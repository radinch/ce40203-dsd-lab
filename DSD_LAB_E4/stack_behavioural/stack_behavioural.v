==> flow/design.v <==
module stack_behavioural (
    input clk,
    input rstN,
    input [3:0] data_in,
    input push,
    input pop,
    output reg [3:0] data_out,
    output reg full,
    output reg empty
);
    reg [3:0] stack_mem [7:0];
    reg [3:0] stack_pointer = 0;
    integer i;
    always @(posedge clk or negedge rstN) begin
        if (!rstN) begin
            for (i = 0; i < 8; i = i + 1) begin
                stack_mem[i] <= 0;
            end
            stack_pointer <= 0;
            full <= 0;
            empty <= 1;
            data_out <= 0;
        end else begin
            if (push && !pop && !full) begin
                stack_mem[stack_pointer] <= data_in;
                stack_pointer <= stack_pointer + 1;
            end else if (pop && !push && !empty) begin
                stack_pointer <= stack_pointer - 1;
                data_out <= stack_mem[stack_pointer];
            end
            full <= (stack_pointer == 8);
            empty <= (stack_pointer == 0);
        end
    end
endmodule
---- From RTL to reports: stack_behavioural ----
Tool output for the design above, in the order of the flow.
Lines are those of the file above, counted from 1.
Operators carry their Yosys type and port widths (W data, S select, Z words).
Cell names lack the library's common part.
Not given: --
inputs
  top ..................................... stack_behavioural
  clock port .............................. clk
  cell library ............................ sky130hd
  timing corner ........................... tt_025C_1v80

---- Word-level counts ----
Source: Yosys, flattened and elaborated. Widths are those after wreduce. Registers that Yosys merges into a memory's read port (data or address) are not register bits. Print and check cells do not count. Equal cells are merged and count once.
bit counts
  input bits .............................. 8
  output and inout bits ................... 6
  register bits after elaboration ......... 42
  word-level cells ........................ 46
operators by class
  reduce/logical cells .................... 20
  equality and inequality tests ........... 8
  $add $sub $neg .......................... 2
  bitwise gates (word level) .............. 1
  mux-type cells .......................... 3
operators with widths
  kind                   count
  $pmux W4 S8            1
  $reduce_and A2 Y1      9
  $eq A3 B3 Y1 const B   4
  $mux W4                2
  $eq A3 B2 Y1 const B   2
  $logic_and A1 B1 Y1    4
  $logic_not A1 Y1       4
  $add A4 B1 Y4 const B  1
  $sub A4 B1 Y4 const B  1
  $eq A4 B4 Y1 const B   1
  $logic_not A4 Y1       1
  $eq A3 B1 Y1 const B   1
  $logic_not A3 Y1       1
  $reduce_bool A2 Y1     1
  $not A1 Y1             1

---- Longest topological paths ----
Depth = most cells in a row (Yosys ltp): at word level without a register or memory, in the mapped netlist without a sequential cell, where the memories' decode and read muxes count.
logic depth
  depth after elaboration ................. 5
  ABC_AREA ................................ 0
  mapped depth ............................ 7
  mapped depth without buffers ............ 6

---- Netlist ----
Yosys stat after the flow's synthesis: flattened, memories mapped to cells. It holds for the ABC_AREA given above (unset counts as 0); a run with the other value may have another netlist.
cell types
  cell type  count  area in all (um2)
  dfrtp_1    41     1.03E+03
  mux2_2     35     394.128
  a21oi_1    9      45.043
  o22ai_1    7      43.792
  buf_2      6      30.029
  mux2i_1    3      30.029
  nand2_1    8      30.029
  nand3_1    6      30.029
  dfstp_2    1      26.275
  nor2_1     7      26.275
  a31oi_1    4      25.024
  ha_1       2      25.024
  nand2b_1   4      25.024
  o21ai_0    5      25.024
  mux4_2     1      22.522
  nor2b_1    3      18.768
  xor2_1     2      17.517
  inv_1      4      15.014
Not listed: further types 17, cells in them 19.
mapped netlist
  mapped flip-flops ....................... 42
  buffer cells ............................ 7
  standard cells after synthesis .......... 167
  cell area after synthesis ............... 1,998.2 um2

---- Path before layout ----
OpenSTA on the mapped netlist: ideal clock, no wires. The path of least setup slack (recovery checks aside). Input and output delay are each 20% of the period. Register names are those of the netlist, which keeps one name where synthesis merged equal registers.
timing path after synthesis
  kind .................................... register -> register
  start point ............................. register full
  end point ............................... register stack_pointer[2]
  required time ........................... 2,056 ps
  stages on the path ...................... 7
  path buffers ............................ 1
  arrival time ............................ 1,745 ps
  library setup time ...................... 104 ps
  clock period ............................ 2,160 ps
  delay of the path ....................... 1,849 ps
  slack ................................... 311 ps
  synthesis period reached ................ 1,849 ps
"delay of the path" is the arrival time less input delay plus setup time.
"stages on the path": output pins that drive a net of the path, with the launching flip-flop's if there is one; two outputs of one cell count as two.
"synthesis period reached" = period - worst setup slack (recovery checks aside). The figure is calculated, with input and output delays left at 20% of the set period.
Between the ends stands the longest chain of elaborated cells between them, by number of cells; it is not shown to be the way that was timed. Of several equally long chains one is given.
A line is the first line of the expression or statement that the cell stems from. Yosys adds cells for indexed reads and writes and turns some case tables into memories.
A register here has more assigning lines than the two given.
on the way, after synthesis
  cell sequence ........................... dfrtp_1 or3b_1 buf_2 xor2_1 ha_1 a22o_1 a221oi_1
  length of the longest elaborated chain .. 3
  elaborated cells on any way between the ends .. 4
  RTL lines with such cells ............... 1
  classes of those cells .................. 1 x mux; 3 x reduce/logical
RTL lines, path after synthesis
  element              RTL line  source
  start: declaration   8         output reg full,
  start: assignment    20        full <= 0;
  start: assignment    31        full <= (stack_pointer == 8);
  $logic_not A1 Y1     24        if (push && !pop && !full) begin
  $logic_and A1 B1 Y1  24
  $mux W4              24
  end: assignment      26        stack_pointer <= stack_pointer + 1;
  end: assignment      28        stack_pointer <= stack_pointer - 1;
  end: declaration     12        reg [3:0] stack_pointer = 0;

---- Path in the finished layout ----
From the final timing report of stored run 1: the path of least setup slack in the routed layout; clock arrival at registers is part of the times.
The path's times are printed in steps of 10 ps; the period is the one set.
timing path post-layout
  kind .................................... register -> register
  start point ............................. register full
  end point ............................... register stack_pointer[2]
  required time ........................... 1,690 ps
  path buffers ............................ 0
  clock period ............................ 1,490 ps
  library setup time ...................... 90 ps
  arrival time ............................ 1,880 ps
  stages on the path ...................... 6
  slack ................................... -180 ps
Between the ends stands the longest chain of elaborated cells between them, by number of cells; it is not shown to be the way that was timed. Of several equally long chains one is given.
A register here has more assigning lines than the two given.
on the way, post-layout
  cell sequence ........................... dfrtp_2 or3b_4 xor2_2 ha_4 a22o_1 a221oi_2
  length of the longest elaborated chain .. 3
  elaborated cells on any way between the ends .. 4
  RTL lines with such cells ............... 1
  classes of those cells .................. 1 x mux; 3 x reduce/logical
RTL lines, path post-layout
  element              RTL line  source
  start: declaration   8         output reg full,
  start: assignment    20        full <= 0;
  start: assignment    31        full <= (stack_pointer == 8);
  $logic_not A1 Y1     24        if (push && !pop && !full) begin
  $logic_and A1 B1 Y1  24
  $mux W4              24
  end: assignment      26        stack_pointer <= stack_pointer + 1;
  end: assignment      28        stack_pointer <= stack_pointer - 1;
  end: declaration     12        reg [3:0] stack_pointer = 0;

FLOW RESULTS
============

Module stack_behavioural, platform sky130hd: 2 stored runs of the flow (Yosys, OpenROAD) with differing settings, in no particular order. Input and output delays are each 20% of the period that was set; the output load is 0.01 pF.
"period reached" = clock period - worst setup slack. The figure is calculated, with input and output delays left at 20% of the set period.
"time of the worst setup path": the worst setup path's part of the clock period (all of it between registers, 20% less for each end at a port) less its slack. A launch clock that arrives late makes it longer, a capture clock that arrives late makes it shorter.
By "power consumption" is meant OpenSTA's value without simulated activity: inputs other than the clock are taken to toggle once in ten clock periods, and the tool carries that through the logic.
"time of the worst setup path" is known to 10 ps.

======== stored run 1 ========
==> flow/run.sh <==
#!/bin/bash
# the make line also repeats the synthesis and layout settings of config.mk as NAME=value (left out here)
make -C /OpenROAD-flow-scripts/flow DESIGN_CONFIG=/design/flow/config.mk WORK_HOME=/design/flow/orfs CLKGATE_MAP_FILE= finish
==> flow/config.mk <==
export PLATFORM = sky130hd
export DESIGN_NAME = stack_behavioural
export DESIGN_NICKNAME = stack_behavioural
export VERILOG_FILES = /design/flow/design.v
export SDC_FILE = /design/flow/constraint.sdc
export NUM_CORES = 4
export LEC_CHECK = 0
export ABC_AREA = 0
export CAP_MARGIN = 5
export CELL_PAD_IN_SITES_GLOBAL_PLACEMENT = 2
export CORE_ASPECT_RATIO = 0.65
export CORE_MARGIN = 2
export CORE_UTILIZATION = 35
export CTS_CLUSTER_DIAMETER = 117
export PLACE_DENSITY_LB_ADDON = 0.09
export SETUP_SLACK_MARGIN = 0.29
export SLEW_MARGIN = 20
==> flow/constraint.sdc <==
create_clock -name core_clock -period 1.49 [get_ports {clk}]
set_input_delay 0.2980 -clock core_clock [delete_from_list [all_inputs] [get_ports {clk}]]
set_output_delay 0.2980 -clock core_clock [all_outputs]
set_load 0.01 [all_outputs]

-------- measured, stored run 1 --------
  synthesized cell area ................... 1,998.2 um2
  die footprint ........................... 6,343.5 um2
  std-cell area (final layout) ............ 2,713.8 um2
  post-route utilization .................. 0.486
  worst setup slack after layout .......... -183 ps
  sum of negative setup slack ............. -2,367 ps
  power consumption ....................... 5,453 uW
  period reached .......................... 1,673 ps
  time of the worst setup path ............ 1,670 ps
  critical path kind ...................... register -> register

======== stored run 2 ========
==> flow/run.sh <==
#!/bin/bash
# the make line also repeats the synthesis and layout settings of config.mk as NAME=value (left out here)
make -C /OpenROAD-flow-scripts/flow DESIGN_CONFIG=/design/flow/config.mk WORK_HOME=/design/flow/orfs CLKGATE_MAP_FILE= finish
==> flow/config.mk <==
export PLATFORM = sky130hd
export DESIGN_NAME = stack_behavioural
export DESIGN_NICKNAME = stack_behavioural
export VERILOG_FILES = /design/flow/design.v
export SDC_FILE = /design/flow/constraint.sdc
export NUM_CORES = 4
export LEC_CHECK = 0
export CAP_MARGIN = 30
export CELL_PAD_IN_SITES_DETAIL_PLACEMENT = 1
export CELL_PAD_IN_SITES_GLOBAL_PLACEMENT = 0
export CORE_ASPECT_RATIO = 1.16
export CORE_MARGIN = 2
export CORE_UTILIZATION = 43
export GPL_ROUTABILITY_DRIVEN = 1
export MIN_ROUTING_LAYER = met2
export PLACE_DENSITY_LB_ADDON = 0.09
export SLEW_MARGIN = 20
export TNS_END_PERCENT = 10
==> flow/constraint.sdc <==
create_clock -name core_clock -period 1.82 [get_ports {clk}]
set_input_delay 0.3640 -clock core_clock [delete_from_list [all_inputs] [get_ports {clk}]]
set_output_delay 0.3640 -clock core_clock [all_outputs]
set_load 0.01 [all_outputs]

-------- measured, stored run 2 --------
  synthesized cell area ................... 1,998.2 um2
  die footprint ........................... 5,209.6 um2
  std-cell area (final layout) ............ 2,447.3 um2
  post-route utilization .................. 0.553
  worst setup slack after layout .......... 7 ps
  sum of negative setup slack ............. 0 ps
  power consumption ....................... 4,241 uW
  period reached .......................... 1,813 ps
  time of the worst setup path ............ 1,450 ps
  critical path kind ...................... input -> register
