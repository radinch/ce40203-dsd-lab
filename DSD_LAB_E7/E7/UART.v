==> flow/design.v <==
module Receiver # (parameter START_STOPN = 0) (
    input rstN, clk, serial_in,
    output reg received,
    output parity_correctness,
    output reg [6:0] data
);
wire        correct_parity;
reg [1:0]   current_state;
reg [2:0]   index_of_data;
reg         received_parity;
localparam REST = 0;
localparam PARITY = 1;
localparam RECEIVE = 2;
localparam STOP = 3;
assign correct_parity = ^data;
assign parity_correctness = received_parity == correct_parity;
always @(posedge clk or negedge rstN) begin
    if (~rstN) begin
        index_of_data <= 0; received <= 0;
        data <= 0;
        current_state <= REST;
    end
    else begin
        case (current_state)
            REST: begin
                if (serial_in == START_STOPN) begin
                    index_of_data <= 0; data <= 0;
                    current_state <= PARITY;
                    received <= 0;
                end
            end
            PARITY: begin
                received_parity <= serial_in;
                current_state <= RECEIVE;
            end
            RECEIVE: begin
                data[index_of_data] <= serial_in;
                index_of_data <= index_of_data + 1;
                if (index_of_data >= 6) begin
                    current_state <= STOP;
                end
            end
            STOP: begin
                current_state <= REST;
                received <= 1;
            end
            default: current_state <= REST;
        endcase
    end
end
endmodule
module Sender # (parameter START_STOPN = 0) (
    input rstN, clk, start,
    input [6:0] dataIn,
    output reg signalOut, sent
);
reg prev_start = 0;
reg [2:0] current_state;
reg [6:0] data;
reg [2:0] index_of_data;  
localparam REST = 0;
localparam START = 1;
localparam PARITY = 2;
localparam TRANSMIT = 3;
localparam STOP = 4;
wire partiy_bit;
assign partiy_bit = ^data;
always @(posedge clk or negedge rstN) begin
    if (~rstN) begin  
        signalOut <= 0;
        sent <= 0;
        current_state <= REST;
        index_of_data <= 0;
        prev_start = 0;
    end
    else begin
		prev_start <= start;
        case (current_state)
            REST: begin
                if (start && prev_start == 0) begin
                    index_of_data <= 0; sent <= 0;
                    data <= dataIn;
                    current_state <= START;
                end
            end
            START: begin
                signalOut <= START_STOPN;
                current_state <= PARITY;
            end
            PARITY: begin
                signalOut <= partiy_bit;
                current_state <= TRANSMIT;
            end
            TRANSMIT: begin
                signalOut <= data[index_of_data];
                index_of_data <= index_of_data + 1;
                if (index_of_data >= 6)
                    current_state <= STOP;
            end
            STOP: begin
                signalOut <= ~START_STOPN;
                current_state <= REST;
                sent <= 1;
            end
            default: current_state <= REST;
        endcase
    end
end
endmodule
module UART #(
    parameter START_STOPN = 1
) (
    input rstN, clk, send,
    input [6:0]   sending_data,
    output s_out, sent, received,
    output [6:0] received_data,
    output parity_correctness
);
Sender #(START_STOPN) sender (rstN, clk, send, sending_data, s_out, sent);
Receiver #(START_STOPN) receiver (rstN, clk, s_out, received, parity_correctness, received_data);
endmodule
From RTL to reports: UART
Tool output for the design above, in the order of the flow.
Line numbers count from 1 in the design file above.
A cell with - has no value.
Inputs
  top module: UART
  clock input: clk
  standard-cell library: sky130hd
  corner: tt_025C_1v80

Elaborated design
Yosys after proc, flatten, opt, wreduce and memory -nomap, before mapping. Memory bits, and registers merged into a memory's read port (data or address), are not among the register bits. Print and check cells are not counted. Equal cells are merged and count once.
Operators by class
  add/subtract/negate cells: 3
  order comparisons: 2
  equality and inequality tests: 12
  shift operators: 3
  mux-type cells: 17
  bitwise gates (word level): 5
  reduce/logical cells: 21
Operators by type and width (number)
  2-bit AND reduction: 7
  7-bit parity: 2
  7-bit parallel mux with 2-bit select: 1
  3-bit parallel mux with 4-bit select: 1
  3-bit parallel mux with 2-bit select: 2
  3-bit 2-to-1 mux: 4
  2-bit nonzero test: 4
  4-bit nonzero test: 2
  2-bit parallel mux with 4-bit select: 1
  1-bit by 4-bit variable shift with 7-bit output: 1
  1-bit by 4-bit variable shift with 7-bit output (first input constant): 1
  7-bit by 3-bit indexed select with 1-bit output: 1
  7-bit AND: 1
  7-bit OR: 1
  7-bit inverter: 1
  7-bit 2-to-1 mux: 1
  2-bit by 1-bit != test with 1-bit output (second input constant): 3
  3-bit by 1-bit adder with 3-bit output (second input constant): 2
  3-bit by 2-bit == test with 1-bit output (second input constant): 2
  3-bit greater-or-equal comparator (second input constant): 2
  3-bit AND reduction: 2
  2-bit == test (second input constant): 2
  3-bit negation with 4-bit output: 1
  1-bit parallel mux with 4-bit select: 1
  1-bit parallel mux with 2-bit select: 2
  2-bit 2-to-1 mux: 2
  3-bit by 1-bit == test with 1-bit output (second input constant): 1
  3-bit == test (second input constant): 1
Not listed: further kinds 9, cells in them 11.
Bit counts
  flip-flop bits (word level): 30
  input port bits: 10
  output and inout bits: 11
  word-level cells: 74

Logic depth
Depth = most cells in a row (Yosys ltp): at word level without a register or memory, in the mapped netlist without a sequential cell, where the memories' decode and read muxes count.
Logic depth
  depth in word-level cells: 6
  ABC_AREA: 0
  gate-level depth with buffers: 7
  mapped depth without buffers: 6

Netlist
The flow's flattened synthesis, as Yosys stat reports it; memories are mapped. The netlist is that of the ABC_AREA named above (0 if unset); the other value can give another one.
Cell types
  sky130_fd_sc_hd__dfrtp_1: number 24, total area 600.576 µm²
  sky130_fd_sc_hd__edfxtp_1: number 8, total area 240.23 µm²
  sky130_fd_sc_hd__xnor2_1: number 13, total area 113.859 µm²
  sky130_fd_sc_hd__ha_1: number 7, total area 87.584 µm²
  sky130_fd_sc_hd__mux2i_1: number 7, total area 70.067 µm²
  sky130_fd_sc_hd__o21ai_0: number 13, total area 65.062 µm²
  sky130_fd_sc_hd__dfstp_2: number 2, total area 52.55 µm²
  sky130_fd_sc_hd__nand2_1: number 12, total area 45.043 µm²
  sky130_fd_sc_hd__inv_1: number 9, total area 33.782 µm²
  sky130_fd_sc_hd__nor2_1: number 8, total area 30.029 µm²
  sky130_fd_sc_hd__nor4b_2: number 2, total area 30.029 µm²
  sky130_fd_sc_hd__mux4_2: number 1, total area 22.522 µm²
  sky130_fd_sc_hd__o211ai_1: number 3, total area 22.522 µm²
  sky130_fd_sc_hd__a21oi_1: number 4, total area 20.019 µm²
  sky130_fd_sc_hd__and2_1: number 3, total area 18.768 µm²
  sky130_fd_sc_hd__xor2_1: number 2, total area 17.517 µm²
  sky130_fd_sc_hd__nor3b_1: number 2, total area 15.014 µm²
  sky130_fd_sc_hd__o21ai_1: number 3, total area 15.014 µm²
Not listed: further types 21, cells in them 24.
Synthesis totals
  standard cells after synthesis: 147
  cell area after synthesis: 1677.9 µm²
  area of sequential cells: 893.4 µm²
  flip-flops: 34
  buffers: 3
By module: a second synthesis without flattening, with its own total; a netlist apart from the flattened one above.
Second synthesis, totals
  cells (unflattened synthesis): 149
  area (unflattened synthesis): 1671.6 µm²
Rows give one instance, submodules left out.
By module
  Receiver #(START_STOPN=1): instances 1, cells 88, area 899.6 µm², sequential area 406.6 µm²
  Sender #(START_STOPN=1): instances 1, cells 61, area 772.0 µm², sequential area 486.7 µm²
  UART: instances 1, cells 0, area 0.0 µm², sequential area 0.0 µm²

Timing after synthesis
Source: OpenSTA report_checks on the synthesized netlist (no wires, ideal clock, input and output delay 20% of the period each), path of least setup slack; recovery checks are left aside. Register names are those of the netlist, which keeps one name where synthesis merged equal registers.
Path after synthesis
  kind: register to register
  start: register receiver.index_of_data[0]
  end: register receiver.data[6]
  clock period: 2.09 ns
  setup time: 0.122 ns
  time at the first pin: 0.000 ns
  data arrival time: 1.743 ns
  required time: 1.968 ns
  slack: 0.225 ns
  path delay: 1.865 ns
  stages: 8
  path buffers: 1
  period reached after synthesis: 1.865 ns
"path delay" = arrival - input delay + setup time.
"stages" counts driving pins, that of a launching flip-flop among them; a cell with two outputs on the path counts twice.
"period reached after synthesis" = period - worst setup slack (recovery checks aside). The figure is calculated, with input and output delays left at 20% of the set period.
Between the ends stands the longest chain of elaborated cells between them, by number of cells; it is not shown to be the way that was timed. Of several equally long chains one is given.
A line is the first line of the expression or statement that the cell stems from. Yosys adds cells for indexed reads and writes and turns some case tables into memories.
At most two assigning lines are given for a register; there are more.
On the way, after synthesis
  cell sequence: sky130_fd_sc_hd__dfrtp_1 sky130_fd_sc_hd__clkbuf_1 sky130_fd_sc_hd__inv_1 sky130_fd_sc_hd__ha_1 sky130_fd_sc_hd__xnor2_1 sky130_fd_sc_hd__nor4b_2 sky130_fd_sc_hd__mux2i_1 sky130_fd_sc_hd__o21ai_2
  cells in the longest elaborated chain: 6
  elaborated cells on any way between the ends: 7
  RTL lines with such cells: 2
  classes of those cells: 1 x add/sub; 2 x shift; 1 x mux; 3 x logic
RTL lines, path after synthesis
  start, declared: line 9  | reg [2:0]   index_of_data;
  start, assigned: line 19  | index_of_data <= 0; received <= 0;
  start, assigned: line 38  | index_of_data <= index_of_data + 1;
  3-bit negation with 4-bit output: line 37  | data[index_of_data] <= serial_in;
  1-bit by 4-bit variable shift with 7-bit output: line 37
  7-bit inverter: line 37
  7-bit AND: line 37
  7-bit OR: line 37
  7-bit parallel mux with 2-bit select: line 24  | case (current_state)
  end, assigned: line 27  | index_of_data <= 0; data <= 0;
  end, assigned: line 37
  end, declared: line 5  | output reg [6:0] data

Worst path after layout
Path of least setup slack in the final report of job 1 (OpenROAD, finished layout, wires in). Where an end is a register, its clock arrival counts in the times.
Path after layout
  kind: register to output
  start: register receiver.data[6]
  end: output parity_correctness
  clock period: 2.32 ns
  external output delay: 0.46 ns
  time at the first pin: 0.28 ns
  data arrival time: 1.49 ns
  required time: 1.86 ns
  slack: 0.37 ns
  stages: 5
  path buffers: 1
Between the ends stands the longest chain of elaborated cells between them, by number of cells; it is not shown to be the way that was timed. Of several equally long chains one is given.
At most two assigning lines are given for a register; there are more.
On the way, after layout
  cell sequence: sky130_fd_sc_hd__dfrtp_1 sky130_fd_sc_hd__xnor2_1 sky130_fd_sc_hd__xnor2_1 sky130_fd_sc_hd__xnor2_1 sky130_fd_sc_hd__dlygate4sd2_1
  cells in the longest elaborated chain: 2
  elaborated cells on any way between the ends: 2
  RTL lines with such cells: 2
  classes of those cells: 1 x eq/ne; 1 x reduce/logical
RTL lines, path after layout
  start, declared: line 5  | output reg [6:0] data
  start, assigned: line 20  | data <= 0;
  start, assigned: line 37  | data[index_of_data] <= serial_in;
  7-bit parity: line 15  | assign correct_parity = ^data;
  1-bit == test: line 16  | assign parity_correctness = received_parity == correct_parity;
  end, declared: line 117  | output parity_correctness

Subject: UART on sky130hd, stored results

Hello all,

Measured data: module UART, platform sky130hd, 2 stored runs of the flow under differing settings, order arbitrary. Input and output delays are each 20% of the period that was set; the output load is 0.01 pF.
"period achieved" means the clock period less the worst setup slack. The figure is calculated, with input and output delays left at 20% of the set period.
"worst setup path time": the worst setup path's part of the clock period (all of it between registers, 20% less for each end at a port) less its slack. A launch clock that arrives late makes it longer, a capture clock that arrives late makes it shorter.
"total power of the final layout" rests on the timing tool's default activity at the inputs, not on a simulated workload.

==> job 1: settings <==
{ "period_ns": 2.32, "SETUP_SLACK_MARGIN": 0.22, "CAP_MARGIN": 20, "CORE_MARGIN": 2, "CORE_UTILIZATION": 40, "SLEW_MARGIN": 20 }
==> job 1: results <==
period achieved: 1.955 ns
standard-cell area after layout: 2025.7 µm²
die size: 4728.6 µm²
post-route worst hold slack: 0.374 ns
summed negative setup slack: 0.000 ns
total power of the final layout: 1.080 mW
worst setup slack after layout: 0.365 ns
post-layout utilization: 50.3 %
synthesized cell area: 1677.9 µm²
worst setup path time: 1.49 ns
worst setup path kind: register to output

==> job 2: settings <==
{ "period_ns": 3.36, "CORE_UTILIZATION": 38, "SETUP_SLACK_MARGIN": -0.31, "PLACE_DENSITY": 0.84, "CORE_ASPECT_RATIO": 0.88, "GPL_ROUTABILITY_DRIVEN": 0, "CTS_CLUSTER_DIAMETER": 40, "CAP_MARGIN": 20, "CORE_MARGIN": 2, "SLEW_MARGIN": 20 }
==> job 2: results <==
post-route worst hold slack: 0.385 ns
post-layout utilization: 48.9 %
period achieved: 2.441 ns
worst setup path time: 1.77 ns
worst setup path kind: register to output
standard-cell area after layout: 2058.2 µm²
total power of the final layout: 0.8103 mW
worst setup slack after layout: 0.919 ns
die size: 4964.2 µm²
synthesized cell area: 1677.9 µm²
summed negative setup slack: 0.000 ns

Thanks
